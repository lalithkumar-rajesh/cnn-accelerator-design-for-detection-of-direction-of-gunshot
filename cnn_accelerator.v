==> flow/design.v <==
module cnn_accelerator (
    input clk,
    input reset,
    input [7:0] pixel_in,
    input [1:0] kernel_size,
    output reg detected
);
    wire signed [15:0] conv_result;
    systolic_array sa (
        .clk(clk),
        .reset(reset),
        .kernel_size(kernel_size),
        .pixel_in(pixel_in),
        .conv_result(conv_result)
    );
    always @(posedge clk or posedge reset) begin
        if (reset)
            detected <= 0;
        else begin
            case (kernel_size)
                2'b00: detected <= (conv_result > 16'sd200);
                2'b01: detected <= (conv_result > 16'sd500);
                2'b10: detected <= (conv_result > 16'sd1000);
                default: detected <= 0;
            endcase
        end
    end
endmodule
module kernel_rom (
    input [1:0] kernel_size,
    input [5:0] addr,   
    output reg signed [7:0] kernel_val
);
    always @(*) begin
        case (kernel_size)
            2'b00: begin  
                case (addr)
                    0, 6: kernel_val = 1;
                    1, 7: kernel_val = 0;
                    2, 8: kernel_val = -1;
                    3, 5: kernel_val = 2;
                    4: kernel_val = 0;
                    default: kernel_val = -2;
                endcase
            end
            2'b01: begin  
                case (addr)
                    0, 4, 20, 24: kernel_val = 1;
                    1, 3, 21, 23: kernel_val = 2;
                    2, 22: kernel_val = 4;
                    5, 15: kernel_val = 3;
                    10, 14: kernel_val = 6;
                    6, 18: kernel_val = -1;
                    7, 17: kernel_val = -2;
                    8, 16: kernel_val = -4;
                    default: kernel_val = 0;
                endcase
            end
            2'b10: begin  
                kernel_val = (addr[0] == 1'b0) ? 1 : -1;
            end
            default: kernel_val = 0;
        endcase
    end
endmodule
module pe (
    input clk,
    input reset,
    input signed [7:0] pixel,
    input signed [7:0] weight,
    input signed [15:0] partial_sum_in,
    output reg signed [15:0] partial_sum_out
);
    always @(posedge clk or posedge reset) begin
        if (reset)
            partial_sum_out <= 0;
        else
            partial_sum_out <= partial_sum_in + (pixel * weight);
    end
endmodule
module systolic_array (
    input clk,
    input reset,
    input [1:0] kernel_size,
    input [7:0] pixel_in,
    output reg signed [15:0] conv_result
);
    reg [5:0] index;
    wire signed [7:0] kernel_val;
    reg signed [15:0] partial_sum;
    wire signed [15:0] pe_sum;
    kernel_rom kr (
        .kernel_size(kernel_size),
        .addr(index),
        .kernel_val(kernel_val)
    );
    pe pe_inst (
        .clk(clk),
        .reset(reset),
        .pixel(pixel_in),
        .weight(kernel_val),
        .partial_sum_in(partial_sum),
        .partial_sum_out(pe_sum)
    );
    always @(posedge clk or posedge reset) begin
        if (reset) begin
            index <= 0;
            partial_sum <= 0;
            conv_result <= 0;
        end else begin
            if ((kernel_size == 2'b00 && index < 9) ||
                (kernel_size == 2'b01 && index < 25) ||
                (kernel_size == 2'b10 && index < 49)) begin
                partial_sum <= pe_sum;
                index <= index + 1;
            end else begin
                conv_result <= partial_sum;
                index <= 0;
                partial_sum <= 0;
            end
        end
    end
endmodule
-- From RTL to reports: cnn_accelerator
The steps from the RTL of cnn_accelerator to its reports follow in flow order.
Lines are those of the file above, counted from 1.
Library cell names are shortened.
A cell with - has no value.
- design top: cnn_accelerator
- clock: clk
- standard-cell library: sky130hd
- corner: tt_025C_1v80

-- After elaboration
Source: Yosys, flattened and elaborated, memories not mapped. Widths are those after wreduce; folded enables and synchronous resets count as part of the registers. Registers that Yosys merges into a memory's read port (data or address) are not register bits. Print and check cells do not count. Equal cells are merged and count once.
Yosys's memory passes give these memory sizes; they may raise the number of words (mostly to a power of two), join words into wider ones and drop unused or constant bits.
- flip-flop bits (word level): 55
- bits in latches at 0
- RAM bits: 0
- bits in read-only memories: 384
- clocked read ports x word width at 0
- noted memories kept: 2
- output and inout bits: 1
- memory list (name ; depth ; bits a word ; rd ports ; write ports ; RTL line ; RTL):
    (no name shown) ; 32 ; 8 ; 1 ; 0 ; 47 ; case (addr)
    (no name shown) ; 16 ; 8 ; 1 ; 0 ; 37 ; case (addr)
- add/sub/neg operators: 2
- $mul at 1
- noted divide/modulo/power cells: 0
- noted order comparisons: 6
- equality and inequality tests at 2
- shifts and indexed selects: 0
- muxes and demuxes at 7
- bitwise operators at 0
- noted reductions and logical operators: 7
- operator list (kind ; number):
    8-bit by 8-bit multiplier with 16-bit output ; 1
    8-bit case mux with 3-bit select ; 1
    8-bit two-way mux ; 3
    16-bit by 10-bit greater-than comparator with 1-bit output with constant B ; 1
    16-bit by 11-bit greater-than comparator with 1-bit output with constant B ; 1
    16-bit adder ; 1
    16-bit by 9-bit greater-than comparator with 1-bit output with constant B ; 1
    16-bit two-way mux ; 1
    6-bit by 1-bit adder with 6-bit output with constant B ; 1
    6-bit by 4-bit < comparator with 1-bit output with constant B ; 1
    6-bit by 5-bit < comparator with 1-bit output with constant B ; 1
    6-bit < comparator with constant B ; 1
    6-bit two-way mux ; 1
    2-bit zero test ; 2
    1-bit logical AND ; 3
    1-bit case mux with 3-bit select ; 1
    1-bit logical OR ; 2
    2-bit by 1-bit equality test with 1-bit output with constant B ; 1
    2-bit equality test with constant B ; 1

-- Longest topological paths
Yosys ltp: most cells in a row. Word level: on the elaborated netlist, between registers, memories and ports. Mapped: between sequential cells and ports; inverters and the memories' decode and read muxes count.
- depth after elaboration: 5
- noted ABC_AREA: 0
- depth in mapped cells at 24
- noted mapped depth without buffers: 24

-- Netlist
The flow's flattened synthesis, as Yosys stat reports it; memories are mapped. The netlist is that of the ABC_AREA named above (0 if unset); the other value can give another one.
Totals and module areas in this step are rounded.
- cells by type (cell type ; number ; total area (µm²)):
    dfrtp_1 ; 55 ; 1376.32
    fa_1 ; 66 ; 1.32E+03
    ha_1 ; 44 ; 550.528
    inv_1 ; 41 ; 153.898
    xnor2_1 ; 15 ; 131.376
    and3_1 ; 20 ; 125.12
    mux2_1 ; 10 ; 112.608
    and2_1 ; 17 ; 106.352
    nor2_1 ; 24 ; 90.086
    nand2b_1 ; 13 ; 81.328
    nand2_1 ; 19 ; 71.318
    mux2_2 ; 5 ; 56.304
    a21oi_1 ; 11 ; 55.053
    xor2_1 ; 6 ; 52.55
    buf_2 ; 10 ; 50.048
    a21o_1 ; 4 ; 30.029
    o31a_1 ; 3 ; 26.275
    a31oi_1 ; 4 ; 25.024
Other cell types: 37; their cells: 67.
- cell count: 434
- chip area (Yosys): 0.00493 mm²
- noted flip-flops: 55
The figures by module come from a second, unflattened synthesis with its own total; it is not the netlist above.
- cells (unflattened synthesis) at 511
- area total of the unflattened synthesis: 0.00546 mm²
Each row is one instance without its submodules.
- modules (module ; instances ; cells ; area (mm²) ; seq. area (mm²)):
    pe ; 1 ; 323 ; 0.00332 ; 0.0004
    systolic_array ; 1 ; 99 ; 0.0015 ; 0.000951
    kernel_rom ; 1 ; 61 ; 0.000438 ; 0
    cnn_accelerator ; 1 ; 28 ; 0.000198 ; 0.000025

-- Worst setup path after synthesis
OpenSTA on the mapped netlist: ideal clock, no wires. The path of least setup slack (recovery checks aside). Input and output delay are each 20% of the period. Register names are those of the netlist, which keeps one name where synthesis merged equal registers.
- path type: input to register
- start: input port kernel_size[0]
- end: register sa.pe_inst.partial_sum_out[14]
- noted period: 7.35 ns
- noted library setup time: 0.104 ns
- arrival at 6.702 ns
- noted setup slack: 0.544 ns
- delay of the path: 5.336 ns
- noted driving pins on the path: 16
- path buffers: 1
- noted synthesis period reached: 6.806 ns
"delay of the path" is the arrival time less input delay plus setup time.
"driving pins on the path" counts driving pins, that of a launching flip-flop among them; a cell with two outputs on the path counts twice.
"synthesis period reached" is the clock period less the worst setup slack; recovery checks do not enter. This is arithmetic on one report: input and output delays are still those of the set period (20% each).
Between the ends stands the longest chain of elaborated cells between them, by number of cells; it is not shown to be the way that was timed. Of several equally long chains one is given.
A line is the first line of the expression or statement that the cell stems from. Yosys adds cells for indexed reads and writes and turns some case tables into memories.
- cell sequence: buf_2 > a2111oi_0 > a31oi_1 > a2bb2oi_1 > nor2b_1 > fa_1 > fa_1 > fa_1 > fa_1 > fa_1 > ha_1 > a21oi_1 > o21bai_1 > a2111oi_0 > nor2_1 > o311ai_1
- noted cells in the longest elaborated chain: 4
- noted elaborated cells on any way between the ends: 6
- those cells by class: add/sub: 1; mul: 1; eq/ne: 2; mux: 1; reduce/logical: 1
- RTL lines, path post-synthesis (element ; RTL line ; RTL):
    start, declared ; 5 ; input [1:0] kernel_size,
    2-bit equality test ; 35 ; case (kernel_size)
    8-bit case mux with 3-bit select ; 35 ;
    8-bit by 8-bit multiplier with 16-bit output ; 78 ; partial_sum_out <= partial_sum_in + (pixel * weight);
    16-bit adder ; 78 ;
    end, assigned ; 76 ; partial_sum_out <= 0;
    end, assigned ; 78 ;
    end, declared ; 72 ; output reg signed [15:0] partial_sum_out

-- Path in the finished layout
From the final timing report of run 1: the path of least setup slack in the routed layout; clock arrival at registers is part of the times.
- path type: register to register
- start: register sa.index[0]
- end: register sa.pe_inst.partial_sum_out[14]
- noted period: 4.31 ns
- noted library setup time: 0.09 ns
- arrival at 5.76 ns
- noted setup slack: -1.24 ns
- noted driving pins on the path: 25
- path buffers: 1
Between the ends stands the longest chain of elaborated cells between them, by number of cells; it is not shown to be the way that was timed. Of several equally long chains one is given.
The chain passes a memory read, where the word-level depth is cut; so it can be longer than that depth.
A register here has more assigning lines than the two given.
- cell sequence: dfrtp_2 > inv_4 > ha_4 > nand2b_4 > a21o_1 > a31oi_4 > a31oi_4 > a2bb2oi_4 > buf_6 > nand2b_4 > fa_1 > inv_1 > fa_1 > inv_1 > fa_1 > inv_2 > fa_2 > ha_4 > ha_4 > a21o_1 > a21oi_4 > o21bai_4 > a2111oi_4 > nor2_2 > o311ai_2
- noted cells in the longest elaborated chain: 5
- noted elaborated cells on any way between the ends: 8
- RTL lines with such cells: 5
- those cells by class: add/sub: 1; mul: 1; mux: 4; memory: 2
- RTL lines, path after layout (element ; RTL line ; RTL):
    start, declared ; 88 ; reg [5:0] index;
    start, assigned ; 107 ; index <= 0;
    start, assigned ; 115 ; index <= index + 1;
    memory read 32 x 8 bit ; 47 ; case (addr)
    8-bit two-way mux ; 47 ;
    8-bit case mux with 3-bit select ; 35 ; case (kernel_size)
    8-bit by 8-bit multiplier with 16-bit output ; 78 ; partial_sum_out <= partial_sum_in + (pixel * weight);
    16-bit adder ; 78 ;
    end, assigned ; 76 ; partial_sum_out <= 0;
    end, assigned ; 78 ;
    end, declared ; 72 ; output reg signed [15:0] partial_sum_out

Ticket comment

Flow measurements of cnn_accelerator on sky130hd: 2 stored runs with different settings, listed in no order. Input and output delays are each 20% of the period that was set; the output load is 0.01 pF.
By "achieved period" is meant the clock period of the run minus its worst setup slack. This is arithmetic on one report: input and output delays are still those of the set period (20% each).
"allowed time less slack (worst setup path)": the worst setup path's part of the clock period (all of it between registers, 20% less for each end at a port) less its slack. A launch clock that arrives late makes it longer, a capture clock that arrives late makes it shorter.
The results are shown rounded.

Run 1
Settings were period_ns = 4.31; CAP_MARGIN = 20; CORE_MARGIN = 2; CORE_UTILIZATION = 40; SLEW_MARGIN = 20
- post-synthesis cell area at 0.00493 mm²
- utilization after routing at 54.5 %
- area of the standard cells in the finished layout: 0.00655 mm²
- summed negative setup slack at -9.58 ns
- setup slack of the worst path at -1.24 ns
- allowed time less slack (worst setup path) at 5.55 ns
- critical path type: register to register
- worst hold slack: 0.422 ns
- die area at 0.0132 mm²
- noted the achieved period: 5.550 ns

Run 2
Settings were period_ns = 6.96; CORE_UTILIZATION = 33; SETUP_SLACK_MARGIN = 0.18; PLACE_DENSITY_LB_ADDON = 0.04; CORE_ASPECT_RATIO = 0.79; CELL_PAD_IN_SITES_GLOBAL_PLACEMENT = 3; CELL_PAD_IN_SITES_DETAIL_PLACEMENT = 0; ABC_AREA = 1; GPL_TIMING_DRIVEN = 0; CTS_CLUSTER_SIZE = 76; MAX_ROUTING_LAYER = met5; CAP_MARGIN = 20; CORE_MARGIN = 2; SLEW_MARGIN = 20
- post-synthesis cell area at 0.005 mm²
- utilization after routing at 38.2 %
- area of the standard cells in the finished layout: 0.00559 mm²
- summed negative setup slack at 0.000 ns
- setup slack of the worst path at 0.452 ns
- allowed time less slack (worst setup path) at 5.12 ns
- critical path type: input to register
- worst hold slack: 0.431 ns
- die area at 0.0162 mm²
- noted the achieved period: 6.508 ns
